==> flow/design.v <==
`timescale 1ns/10ps
module LBP ( clk, reset, gray_addr, gray_req, gray_data, lbp_addr, lbp_write, lbp_data, finish);
input   	clk;
input   	reset;
output reg [5:0] 	gray_addr;
output reg        	gray_req;
input   	[7:0] 	gray_data;
output reg [5:0] 	lbp_addr;
output reg 		lbp_write;
output reg [7:0] 	lbp_data;
output reg 	finish;
parameter IDLE = 3'd0, RDGC = 3'd1, RDGP = 3'd2, WD = 3'd3, FINISH = 3'd4;
reg [2:0] cs,ns;
reg [7:0] gc_data;
reg [2:0] x,y;
wire [2:0] x1,x3,y1,y3;
reg [3:0] cnt;
wire[3:0]cnt_r;
always@(posedge clk or posedge reset)
begin
	if(reset) cs<=IDLE;
	else cs<=ns;
end
always@(*)
begin
	case(cs)
	IDLE:ns=RDGC;
	RDGC:ns=RDGP;
	RDGP:ns=(cnt==8)?WD:RDGP;
	WD:ns=(lbp_addr==6'd54)?FINISH:RDGC;
	FINISH:ns=FINISH;
	default:ns=IDLE;
	endcase
end
always@(posedge clk or posedge reset)
begin
	if(reset) x<=3'd1;  
	else if(ns==WD&&x==3'd6) x<=3'd1;  
	else if(ns==WD) x<=x+3'd1;  
end
always@(posedge clk or posedge reset)
begin
	if(reset) y<=3'd1;
	else if(ns==WD&&x==3'd6) y<=y+1;
	else if(ns==WD) y<=y;
end
always@(posedge clk or posedge reset)
begin
	if(reset) cnt<=4'd0;
	else if(ns==RDGP) cnt<=cnt+4'd1;
	else cnt<=4'd0;
end
assign y1=y-1;
assign y3=y+1;
assign x1=x-1;
assign x3=x+1;
always@(posedge clk or posedge reset)
begin
	if(reset) gray_req<=1'd0;
	else if(ns==RDGC||ns==RDGP) gray_req<=1'd1;
	else gray_req<=1'd0;
end
always@(posedge clk or posedge reset)
begin
	if(reset) gray_addr<=6'd0;
	else if(ns==RDGC) gray_addr<={y,x};  
	else if(ns==RDGP) 
	begin
		case(cnt)
				0:gray_addr<={y1,x1};
                1:gray_addr<={y1,x};
                2:gray_addr<={y1,x3};
                3:gray_addr<={y,x1};
                4:gray_addr<={y,x3};
                5:gray_addr<={y3,x1};
                6:gray_addr<={y3,x};
                7:gray_addr<={y3,x3};
		endcase
	end
end
assign cnt_r=cnt-1;
always@(posedge clk or posedge reset)
begin
        if(reset)begin lbp_data<=8'd0; gc_data<=8'd0;end
        else if(cs==RDGC) gc_data<=gray_data;
        else if(cs==RDGP)
		begin
		if(gray_data>=gc_data)
			lbp_data<=lbp_data+(8'd1<<cnt_r);
		end
	else if(cs==WD) lbp_data<=8'd0;
end
always@(posedge clk or posedge reset)
begin
	if(reset) lbp_addr<=6'd0;
	else if(ns==WD) lbp_addr<={y,x};
end
always@(posedge clk or posedge reset)
begin
	if(reset) lbp_write<=1'd0;
	else if(ns==WD) lbp_write<=1'd1;
	else lbp_write<=1'd0;
end
always@(posedge clk or posedge reset)
begin
	if(reset) finish<=1'd0;
	else if(cs==FINISH) finish<=1'd1;
	else finish<=1'd0;
end
endmodule
# Tool chain data of LBP
# Tool output for the design above, in the order of the flow.
# Line numbers count from 1 in the design file above.
# Operators: Yosys type, input widths -> output width; for muxes data width and select width s.
# A cell with -- has no value.
[setup]
top = "LBP"
clock_port = "clk"
cell_library = "sky130hd"
pvt_corner = "tt_025C_1v80"

# Word-level counts
# Source: Yosys, flattened and elaborated, memories not mapped. Widths are those after wreduce. Registers that Yosys merges into a memory's read port (data or address) are not register bits. Print and check cells do not count.
[classes]
add_sub_neg = 8
n_cmp = 1
n_eq = 18
n_shift = 1
n_mux = 15
n_logic = 1
reduce_and_logical = 10
[op_table]
columns = ["op", "n"]
rows = [
  ["$pmux 6 s8", 1],
  ["$mux 8", 3],
  ["$eq 4x3->1 const B", 4],
  ["$pmux 3 s5", 1],
  ["$eq 3x2->1 const B", 4],
  ["$mux 6", 2],
  ["$add 3x1->3 const B", 3],
  ["$reduce_bool 9->1", 1],
  ["$mux 3", 3],
  ["$shl 1x4->8 const A", 1],
  ["$eq 4x2->1 const B", 2],
  ["$add 8x8->8", 1],
  ["$ge 8x8->1", 1],
  ["$reduce_bool 2->1", 3],
  ["$sub 3x1->3 const B", 2],
  ["$eq 3x1->1 const B", 2],
  ["$eq 3x3->1 const B", 2],
  ["$eq 6x6->1 const B", 1],
  ["$add 4x1->4 const B", 1],
  ["$sub 4x1->4 const B", 1],
  ["$eq 4x1->1 const B", 1],
  ["$eq 4x4->1 const B", 1],
  ["$logic_not 4->1", 1],
  ["$mux 4", 1],
  ["$mux 1", 4],
  ["$logic_not 3->1", 1],
  ["$reduce_and 3->1", 1],
  ["$ne 2x2->1 const B", 1],
]
# Not listed: further kinds 4, cells in them 4.
[bits]
register_bits = 44
inputBits = 10
out_inout_bits = 23

# Depth
# Longest topological path by Yosys (ltp), each cell counted once; first at word level (registers and memories cut), then after technology mapping (sequential cells cut; the memories' decode and read muxes count).
[depth]
ltp_word = 6
ABC_AREA = 0
mapped_depth = 13
ltp_nobuf = 12

# Mapped cells and area
# The flow's flattened synthesis, as Yosys stat reports it; memories are mapped. The netlist is that of the ABC_AREA named above (0 if unset); the other value can give another one.
# The area totals of this step are shown rounded.
[synth_totals]
cells = 305
synth_area_um2 = 2860
sequential_area_um2 = 1150
flip_flops = 46
n_buf = 11
[types]
columns = ["cell", "n"]
rows = [
  ["sky130_fd_sc_hd__dfrtp_1", 43],
  ["sky130_fd_sc_hd__ha_1", 28],
  ["sky130_fd_sc_hd__nand2_1", 35],
  ["sky130_fd_sc_hd__inv_1", 28],
  ["sky130_fd_sc_hd__o21ai_0", 20],
  ["sky130_fd_sc_hd__dfstp_2", 3],
  ["sky130_fd_sc_hd__nor2_1", 21],
  ["sky130_fd_sc_hd__mux2i_1", 7],
  ["sky130_fd_sc_hd__mux2_2", 5],
  ["sky130_fd_sc_hd__nor2b_1", 9],
  ["sky130_fd_sc_hd__a21oi_1", 11],
  ["sky130_fd_sc_hd__a211oi_1", 7],
  ["sky130_fd_sc_hd__xnor2_1", 5],
  ["sky130_fd_sc_hd__a21o_1", 5],
  ["sky130_fd_sc_hd__nand3_1", 7],
  ["sky130_fd_sc_hd__clkbuf_1", 9],
  ["sky130_fd_sc_hd__a221o_1", 3],
  ["sky130_fd_sc_hd__and4b_1", 3],
]
# Other cell types: 37; their cells: 56.

# Timing after synthesis
# Source: OpenSTA report_checks on the synthesized netlist (no wires, ideal clock, input and output delay 20% of the period each), path of least setup slack; recovery checks are left aside. Register names are those of the netlist, which keeps one name where synthesis merged equal registers.
[synth_timing]
path_kind = "flip-flop to flip-flop"
start = "reg cnt[0]"
end = "reg lbp_data[6]"
tclk_ns = 3.6
launch_ns = 0.000
arrival_ns = 2.830
setup_slack_ns = 0.645
path_delay_ns = 2.955
driving_pins = 14
synth_period_reached_ns = 2.955
# "path_delay_ns" = arrival - input delay + setup time.
# "driving_pins" counts driving pins, that of a launching flip-flop among them; a cell with two outputs on the path counts twice.
# "synth_period_reached_ns" = period - worst setup slack (recovery checks aside). The figure is calculated, with input and output delays left at 20% of the set period.
# Between the ends stands the longest chain of elaborated cells between them, by number of cells; it is not shown to be the way that was timed. Of several equally long chains one is given.
# Each line given opens the expression or statement behind the cell; cells for indexed reads and writes are added by Yosys, which also makes memories of some case tables.
# A register here has more assigning lines than the two given.
[synth_via]
cell_sequence = "sky130_fd_sc_hd__dfrtp_1 > sky130_fd_sc_hd__inv_1 > sky130_fd_sc_hd__ha_1 > sky130_fd_sc_hd__clkbuf_1 > sky130_fd_sc_hd__nor4_1 > sky130_fd_sc_hd__a21oi_1 > sky130_fd_sc_hd__nor2b_1 > sky130_fd_sc_hd__ha_1 > sky130_fd_sc_hd__fa_1 > sky130_fd_sc_hd__a211oi_1 > sky130_fd_sc_hd__o21ai_0 > sky130_fd_sc_hd__a21oi_1 > sky130_fd_sc_hd__mux2i_1 > sky130_fd_sc_hd__mux2_2"
elab_chain_len = 5
cells_between = 5
lines_between = 4
classes_between = "add/sub: 2; shift: 1; mux: 2"
[synth_lines]
columns = ["item", "line_no", "rtl"]
rows = [
  ["start: declaration", 17, "reg [3:0] cnt;"],
  ["start: assignment", 49, "if(reset) cnt<=4'd0;"],
  ["start: assignment", 50, "else if(ns==RDGP) cnt<=cnt+4'd1;"],
  ["$sub 4x1->4", 81, "assign cnt_r=cnt-1;"],
  ["$shl 1x4->8", 89, "lbp_data<=lbp_data+(8'd1<<cnt_r);"],
  ["$add 8x8->8", 89, ""],
  ["$mux 8", 88, "if(gray_data>=gc_data)"],
  ["$mux 8", 86, "else if(cs==RDGP)"],
  ["end: assignment", 84, "if(reset)begin lbp_data<=8'd0; gc_data<=8'd0;end"],
  ["end: assignment", 89, ""],
  ["end: declaration", 10, "output reg [7:0] lbp_data;"],
]

# Timing after layout
# Path of least setup slack in the final report of flow run A (OpenROAD, finished layout, wires in). Where an end is a register, its clock arrival counts in the times.
[layout_timing]
path_kind = "flip-flop to flip-flop"
start = "reg cnt[0]"
end = "reg lbp_data[6]"
tclk_ns = 5.3
launch_ns = 0.30
arrival_ns = 3.34
setup_slack_ns = 2.15
driving_pins = 13
# Between the ends stands the longest chain of elaborated cells between them, by number of cells; it is not shown to be the way that was timed. Of several equally long chains one is given.
# A register here has more assigning lines than the two given.
[layout_via]
cell_sequence = "sky130_fd_sc_hd__dfrtp_1 > sky130_fd_sc_hd__inv_1 > sky130_fd_sc_hd__ha_1 > sky130_fd_sc_hd__nor4_1 > sky130_fd_sc_hd__a21oi_1 > sky130_fd_sc_hd__nor2b_1 > sky130_fd_sc_hd__ha_1 > sky130_fd_sc_hd__fa_1 > sky130_fd_sc_hd__a211oi_1 > sky130_fd_sc_hd__o21ai_0 > sky130_fd_sc_hd__a21oi_1 > sky130_fd_sc_hd__mux2i_1 > sky130_fd_sc_hd__mux2_2"
elab_chain_len = 5
cells_between = 5
lines_between = 4
classes_between = "add/sub: 2; shift: 1; mux: 2"
[layout_lines]
columns = ["item", "line_no", "rtl"]
rows = [
  ["start: declaration", 17, "reg [3:0] cnt;"],
  ["start: assignment", 49, "if(reset) cnt<=4'd0;"],
  ["start: assignment", 50, "else if(ns==RDGP) cnt<=cnt+4'd1;"],
  ["$sub 4x1->4", 81, "assign cnt_r=cnt-1;"],
  ["$shl 1x4->8", 89, "lbp_data<=lbp_data+(8'd1<<cnt_r);"],
  ["$add 8x8->8", 89, ""],
  ["$mux 8", 88, "if(gray_data>=gc_data)"],
  ["$mux 8", 86, "else if(cs==RDGP)"],
  ["end: assignment", 84, "if(reset)begin lbp_data<=8'd0; gc_data<=8'd0;end"],
  ["end: assignment", 89, ""],
  ["end: declaration", 10, "output reg [7:0] lbp_data;"],
]

# Flow measurements of LBP on sky130hd: 2 stored runs with different settings, listed in no order. Input and output delays are each 20% of the period that was set; the output load is 0.01 pF.
# "achieved_clock_period_ns": clock period set for the run, less the worst setup slack. It is reckoned from that one timing run; input and output delays stay at 20% of the period that was set.
# "timing.worst_path_ns" means the part of the period allowed to the worst setup path (the constraints hold back 20% at inputs and 20% at outputs) less its slack; where the path has registers, the arrival times of their clocks count too.
# "power.total_w" rests on the timing tool's default activity at the inputs, not on a simulated workload.
# The measured numbers are rounded.

[[run]]
name = "flow run A"
[run.settings]
period_ns = 5.3
CORE_UTILIZATION = 35
SETUP_SLACK_MARGIN = 0.08
PLACE_DENSITY_LB_ADDON = 0.01
CELL_PAD_IN_SITES_DETAIL_PLACEMENT = 0
ABC_AREA = 0
GPL_ROUTABILITY_DRIVEN = 0
SLEW_MARGIN = 10
MAX_ROUTING_LAYER = "met4"
CAP_MARGIN = 20
CORE_MARGIN = 2
[run.results]
yosys.chip_area_um2 = 2860
total_die_area_um2 = 8920
cell_area_final_um2 = 3380
util_pct = 43.1
final_setup_ws_ns = 2.15
tns_setup_ns = 0.000
holdWs_ns = 0.434
power.total_w = 0.00129
achieved_clock_period_ns = 3.154
timing.worst_path_ns = 3.15
worst_path_kind = "flip-flop to flip-flop"

[[run]]
name = "flow run B"
[run.settings]
period_ns = 5.66
CORE_UTILIZATION = 29
SETUP_SLACK_MARGIN = 1.51
PLACE_DENSITY = 0.57
CORE_ASPECT_RATIO = 1.89
GPL_ROUTABILITY_DRIVEN = 0
CTS_CLUSTER_DIAMETER = 246
CAP_MARGIN = 20
MIN_ROUTING_LAYER = "met2"
MAX_ROUTING_LAYER = "met4"
CORE_MARGIN = 2
SLEW_MARGIN = 20
[run.results]
yosys.chip_area_um2 = 2860
total_die_area_um2 = 10700
cell_area_final_um2 = 3450
util_pct = 36.1
final_setup_ws_ns = 2.35
tns_setup_ns = 0.000
holdWs_ns = 0.418
power.total_w = 0.00132
achieved_clock_period_ns = 3.313
timing.worst_path_ns = 3.31
worst_path_kind = "flip-flop to flip-flop"
